==> flow/design.v <==
module vga
(
    input reset,  
	 output reg[20:0]vga_needed_sram_addr,  
	 output integer vga_current_3,  
	 output integer x,  
	 output integer y,  
	 input [2:0]r_in,  
	 input [2:0]g_in,  
	 input [2:0]b_in,  
	 output [2:0]r_out,  
	 output [2:0]g_out,  
	 output [2:0]b_out,  
     input clk25,  
	 output hs,  
	 output vs  
);
	 wire [19:0]AddrU2;
	 vga_funcmod U2
	 (
	   .CLOCK( clk25 ), 
	   .RESET( reset ),
	   .VGA_HSYNC( hs ), 
	   .VGA_VSYNC( vs ),
	   .oAddr( AddrU2 )
	 );			 
	 wire [8:0]DataU3;
	 assign DataU3[8:6] = r_in;
	 assign DataU3[5:3] = g_in;
	 assign DataU3[2:0] = b_in;
	 wire [19:0]AddrU4;
	 wire [8:0] VGAD;
	 vga_ctrlmod U4
	 (
	     .CLOCK( clk25 ),
		  .RESET( reset ),
		  .VGAD( VGAD ),
		  .iData( DataU3 ),
	     .oAddr( AddrU4 ),
	     .iAddr( AddrU2 )
	 );
	 assign r_out = VGAD[8:6];
	 assign g_out = VGAD[5:3];
	 assign b_out = VGAD[2:0];
	 always @(*) begin
	     x = {22'd0,AddrU4[9:0]};
		  y = {22'd0,AddrU4[19:10]};
		  vga_needed_sram_addr = (y * 214 + x / 3);
	 end
	 always @(posedge clk25) begin
	     if (!reset) begin
		      vga_current_3 <= 0;
		  end
		  else begin
				case (vga_current_3)
					 0: vga_current_3 <= 1;
					 1: vga_current_3 <= 2;
					 2: vga_current_3 <= 0;
				endcase
		  end
	 end
endmodule
module vga_ctrlmod
(
    input CLOCK, RESET,  
	 output [8:0]VGAD,  
	 output [20:0]oAddr,  
	 input [8:0]iData,  
	 input [19:0]iAddr  
);
	 parameter SA = 10'd96, SB = 10'd48, SC = 10'd640, SD = 10'd16, SE = 10'd800;
	 parameter SO = 10'd2, SP = 10'd33, SQ = 10'd480, SR = 10'd10, SS = 10'd525;
	 parameter XSIZE = 10'd640, YSIZE = 10'd480, XOFF = 10'd5, YOFF = 10'd0; 
	 wire isX = ( (iAddr[19:10] >= SA + SB - XOFF ) && ( iAddr[19:10] <= SA + SB - XOFF + XSIZE -1) );
	 wire isY = ( (iAddr[9:0] >= SO + SP + YOFF ) && ( iAddr[9:0] <= SO + SP + YOFF + YSIZE -1) );
	 wire isReady = isX & isY;
	 wire [9:0] x = iAddr[19:10] + XOFF - SA - SB; 
	 wire [9:0] y = iAddr[9:0] + YOFF - SO - SP;
	 reg [19:0]D1;
	 reg [8:0]rVGAD;
     always @ ( posedge CLOCK or negedge RESET )
	     if( !RESET )
		      begin
				    D1 <= 20'd0;
				    rVGAD <= 9'd0;
				end
			else
			   begin
					 if( isReady )
					     D1 <= {y , x}; 
					 else
					     D1 <= 20'd0;
					 rVGAD <= isReady ? iData : 9'b000000000;
				end
	assign VGAD = rVGAD;
	assign oAddr = D1;
endmodule
module vga_funcmod 
(
    input CLOCK, RESET,  
	 output VGA_HSYNC, VGA_VSYNC,  
	 output [19:0]oAddr   
);
    parameter SA = 10'd96, SE = 10'd800;
	 parameter SO = 10'd2, SS = 10'd525;
    reg [9:0]C1;
	 reg [9:0]C2;
	 reg rH,rV;
	 always @ ( posedge CLOCK or negedge RESET )
	     if( !RESET )
		      begin
				    C1 <= 10'd0;
					 C2 <= 10'd0;
					 rH <= 1'b1;
					 rV <= 1'b1;
				end
		  else 
		      begin
					 if( C1 == SE -1 ) rH <= 1'b0; 
				     else if( C1 == SA -1  ) rH <= 1'b1;
					 if( C2 == SS -1 ) rV <= 1'b0;
					 else if( C2 == SO -1  ) rV <= 1'b1;
					 if( C2 == SS -1 ) C2 <= 10'd0;
					 else if( C1 == SE -1 ) C2 <= C2 + 1'b1;
				    if( C1 == SE -1 ) C1 <= 10'd0;
					 else C1 <= C1 + 1'b1;
				end
	 reg [1:0]B1,B2,B3;
    always @ ( posedge CLOCK or negedge RESET )
	     if( !RESET )
		      {  B3, B2, B1 } <= 6'b11_11_11;
		  else
		      begin
				    B1 <= { rH,rV };
				    B2 <= B1;
					 B3 <= B2;
				end	
	 assign { VGA_HSYNC, VGA_VSYNC } = B3;
	 assign oAddr = {C1,C2};
endmodule
# Reports on vga
# Tool output for the design above, in the order of the flow.
# Line numbers count from 1 in the design file above.
# Not given: n/a
# design
top_module,vga
clock,clk25
lib,sky130hd
lib_corner,tt_025C_1v80

# Word-level counts
# Source: Yosys, flattened and elaborated, memories not mapped. Widths are those after wreduce. Registers that Yosys merges into a memory's read port (data or address) are not register bits. Print and check cells do not count. Equal cells are merged and count once.
# bits
reg_bits,89
ramBits,0
latch_bits,0
in_bits,11
output_inout_bits,128
clocked_rd_ports_x_width,0
word_cells,48
mem_count,0
mem_bits_ro,0
# classes
eq_ne,6
cmp,4
mul,1
n_logic,1
addsub,8
muxes,10
div_mod_pow,1
shift,0
reduce_and_logical,7
# ops
cell,n
multiplier 10 x 7 -> 17 bit with constant B,1
divider 11 x 3 -> 32 bit with constant B,1
case mux 32 bit (select 3 bit),1
equality test 32 x 1 -> 1 bit with constant B,1
equality test 32 x 2 -> 1 bit with constant B,1
zero test 32 bit,1
2-to-1 mux 10 bit,3
adder 19 x 21 -> 21 bit,1
adder 10 x 1 -> 10 bit with constant B,2
<= comparator 10 bit with constant B,2
equality test 10 bit with constant B,2
subtractor 10 x 6 -> 10 bit with constant B,2
2-to-1 mux 20 bit,1
equality test 10 x 1 -> 1 bit with constant B,1
subtractor 10 x 2 -> 10 bit with constant B,1
adder 10 x 3 -> 10 bit with constant B,1
greater-or-equal comparator 10 x 6 -> 1 bit with constant B,1
subtractor 10 x 7 -> 10 bit with constant B,1
equality test 10 x 7 -> 1 bit with constant B,1
greater-or-equal comparator 10 x 8 -> 1 bit with constant B,1
2-to-1 mux 9 bit,1
nonzero test 2 bit,3
2-to-1 mux 1 bit,4
nonzero test 3 bit,1
logical AND 1 bit,2
bitwise AND 1 bit,1

# Longest topological paths
# Longest topological path by Yosys (ltp), each cell counted once; first at word level (registers and memories cut), then after technology mapping (sequential cells cut; the memories' decode and read muxes count).
# logic_depth
ltp_word,4
ABC_AREA,1
depth_mapped,52
ltp_nobuf,51

# Mapped cells and area
# Yosys stat after the flow's synthesis: flattened, memories mapped to cells. It holds for the ABC_AREA given above (unset counts as 0); a run with the other value may have another netlist.
# Totals and module areas in this step are rounded.
# mapped
buf_cells,85
flip_flops,59
seqArea_um2,1480
stdcells,794
synth_area_um2,6190
# by_type
cell_type,n
sky130_fd_sc_hd__dfrtp_1,49
sky130_fd_sc_hd__ha_1,67
sky130_fd_sc_hd__buf_4,78
sky130_fd_sc_hd__inv_1,148
sky130_fd_sc_hd__nand2_1,109
sky130_fd_sc_hd__xor2_1,44
sky130_fd_sc_hd__fa_1,19
sky130_fd_sc_hd__nor2_1,73
sky130_fd_sc_hd__dfstp_2,8
sky130_fd_sc_hd__a21oi_1,31
sky130_fd_sc_hd__nand3_1,28
sky130_fd_sc_hd__o21ai_0,21
sky130_fd_sc_hd__nand3_2,9
sky130_fd_sc_hd__nand4_1,14
sky130_fd_sc_hd__nor3_1,16
sky130_fd_sc_hd__nand3_4,4
sky130_fd_sc_hd__xnor2_1,8
sky130_fd_sc_hd__nand2_2,8
# Other cell types: 32; their cells: 60.

# Timing after synthesis
# OpenSTA on the mapped netlist: ideal clock, no wires. The path of least setup slack (recovery checks aside). Input and output delay are each 20% of the period. Register names are those of the netlist, which keeps one name where synthesis merged equal registers.
# synth_timing
path_kind,reg-to-output
start,register U4.D1[8]
end,output port vga_needed_sram_addr[18]
delay_ns,5.764
t_first_pin_ns,0.000
path_buffers,1
driving_pins,47
output_delay_ns,2.020
setup_slack_ns,2.316
tclk_ns,10.1
required_ns,8.080
t_arrival_ns,5.764
synth_period_reached_ns,7.784
# "delay_ns" = arrival - input delay + setup time.
# A path that ends at an output port has no setup time.
# "driving_pins" counts driving pins, that of a launching flip-flop among them; a cell with two outputs on the path counts twice.
# "synth_period_reached_ns" = period - worst setup slack (recovery checks aside). The figure is calculated, with input and output delays left at 20% of the set period.
# Between the ends stands the longest chain of elaborated cells between them, by number of cells; it is not shown to be the way that was timed. Of several equally long chains one is given.
# Each line given opens the expression or statement behind the cell; cells for indexed reads and writes are added by Yosys, which also makes memories of some case tables.
# At most two assigning lines are given for a register; there are more.
# synth_between
cell_sequence,sky130_fd_sc_hd__dfrtp_1 > sky130_fd_sc_hd__clkbuf_1 > sky130_fd_sc_hd__ha_1 > sky130_fd_sc_hd__inv_1 > sky130_fd_sc_hd__nand2_1 > sky130_fd_sc_hd__nand2_1 > sky130_fd_sc_hd__nand3_2 > sky130_fd_sc_hd__a21oi_4 > sky130_fd_sc_hd__nand2_1 > sky130_fd_sc_hd__a21oi_2 > sky130_fd_sc_hd__nor2_8 > sky130_fd_sc_hd__nand2_1 > sky130_fd_sc_hd__o21bai_1 > sky130_fd_sc_hd__nor2_4 > sky130_fd_sc_hd__nand3_4 > sky130_fd_sc_hd__nand2_2 > sky130_fd_sc_hd__nand3_2 > sky130_fd_sc_hd__nand2_1 > [... 11 more ...] > sky130_fd_sc_hd__inv_2 > sky130_fd_sc_hd__nand3_4 > sky130_fd_sc_hd__ha_1 > sky130_fd_sc_hd__nand3_1 > sky130_fd_sc_hd__nand2_1 > sky130_fd_sc_hd__a21oi_1 > sky130_fd_sc_hd__o21bai_1 > sky130_fd_sc_hd__a21oi_1 > sky130_fd_sc_hd__o21bai_1 > sky130_fd_sc_hd__a21oi_1 > sky130_fd_sc_hd__or2_2 > sky130_fd_sc_hd__nor2_1 > sky130_fd_sc_hd__nand2_1 > sky130_fd_sc_hd__nor3_1 > sky130_fd_sc_hd__inv_1 > sky130_fd_sc_hd__nor3_1 > sky130_fd_sc_hd__nand2_1 > sky130_fd_sc_hd__nor2_1
elab_chain_cells,2
# synth_lines
element,line_no,rtl
"start, declared",79,reg [19:0]D1;
"start, assigned",84,D1 <= 20'd0;
"start, assigned",90,"D1 <= {y , x};"
divider 11 x 3 -> 32 bit,48,vga_needed_sram_addr = (y * 214 + x / 3);
adder 19 x 21 -> 21 bit,48,
"end, declared",4,"output reg[20:0]vga_needed_sram_addr,"

# Worst path after layout
# Path of least setup slack in the final report of record 1 (OpenROAD, finished layout, wires in). Where an end is a register, its clock arrival counts in the times.
# layout_timing
path_kind,reg-to-output
start,register U4.D1[9]
end,output port vga_needed_sram_addr[17]
output_delay_ns,1.31
setup_slack_ns,-0.90
t_first_pin_ns,0.32
t_arrival_ns,6.12
driving_pins,42
required_ns,5.22
path_buffers,21
tclk_ns,6.53
# Between the ends stands the longest chain of elaborated cells between them, by number of cells; it is not shown to be the way that was timed. Of several equally long chains one is given.
# At most two assigning lines are given for a register; there are more.
# layout_between
cell_sequence,sky130_fd_sc_hd__dfrtp_1 > sky130_fd_sc_hd__ha_4 > sky130_fd_sc_hd__inv_2 > sky130_fd_sc_hd__nand2_2 > sky130_fd_sc_hd__nand2_4 > sky130_fd_sc_hd__nand3_4 > sky130_fd_sc_hd__a21oi_4 > sky130_fd_sc_hd__nand3_2 > sky130_fd_sc_hd__buf_4 > sky130_fd_sc_hd__buf_4 > sky130_fd_sc_hd__buf_4 > sky130_fd_sc_hd__buf_4 > sky130_fd_sc_hd__buf_4 > sky130_fd_sc_hd__buf_4 > sky130_fd_sc_hd__buf_4 > sky130_fd_sc_hd__buf_4 > sky130_fd_sc_hd__buf_4 > sky130_fd_sc_hd__buf_4 > [... 6 more ...] > sky130_fd_sc_hd__buf_4 > sky130_fd_sc_hd__buf_4 > sky130_fd_sc_hd__buf_4 > sky130_fd_sc_hd__buf_4 > sky130_fd_sc_hd__ha_4 > sky130_fd_sc_hd__nand2_1 > sky130_fd_sc_hd__o21ai_1 > sky130_fd_sc_hd__nor2_2 > sky130_fd_sc_hd__o21bai_1 > sky130_fd_sc_hd__a21oi_2 > sky130_fd_sc_hd__nor3_2 > sky130_fd_sc_hd__nand2_1 > sky130_fd_sc_hd__nor2_2 > sky130_fd_sc_hd__or3b_4 > sky130_fd_sc_hd__nor2_4 > sky130_fd_sc_hd__nand2_2 > sky130_fd_sc_hd__xor2_2 > sky130_fd_sc_hd__buf_2
elab_chain_cells,2
# layout_lines
element,line_no,rtl
"start, declared",79,reg [19:0]D1;
"start, assigned",84,D1 <= 20'd0;
"start, assigned",90,"D1 <= {y , x};"
divider 11 x 3 -> 32 bit,48,vga_needed_sram_addr = (y * 214 + x / 3);
adder 19 x 21 -> 21 bit,48,
"end, declared",4,"output reg[20:0]vga_needed_sram_addr,"

# Module vga, platform sky130hd: 2 stored runs of the flow (Yosys, OpenROAD) with differing settings, in no particular order. Input and output delays are each 20% of the period that was set; the output load is 0.01 pF.
# "worstPathTime_ns" means the part of the period allowed to the worst setup path (the constraints hold back 20% at inputs and 20% at outputs) less its slack; where the path has registers, the arrival times of their clocks count too.
# Values from the reports are rounded here.
# A setting shown as - is not set for that run.
run,period_ns,CORE_UTILIZATION,PLACE_DENSITY_LB_ADDON,CORE_ASPECT_RATIO,CORE_MARGIN,CELL_PAD_IN_SITES_DETAIL_PLACEMENT,ABC_AREA,CTS_CLUSTER_SIZE,CTS_CLUSTER_DIAMETER,CAP_MARGIN,SLEW_MARGIN,total_negative_slack_ns,timing.setup.ws_ns,util_pct,ys_area_um2,die_area_um2,worstPathTime_ns,worst_setup_path_type,hold_worst_slack_ns
record 1,6.53,18,0.02,0.95,7,1,1,80,209,40,0,-7.64,-0.900,25.9,6190,39800,6.12,reg-to-output,0.356
record 2,14.4,40,-,-,2,-,-,-,-,20,20,0.000,4.03,45.3,6360,16900,7.49,reg-to-output,0.353
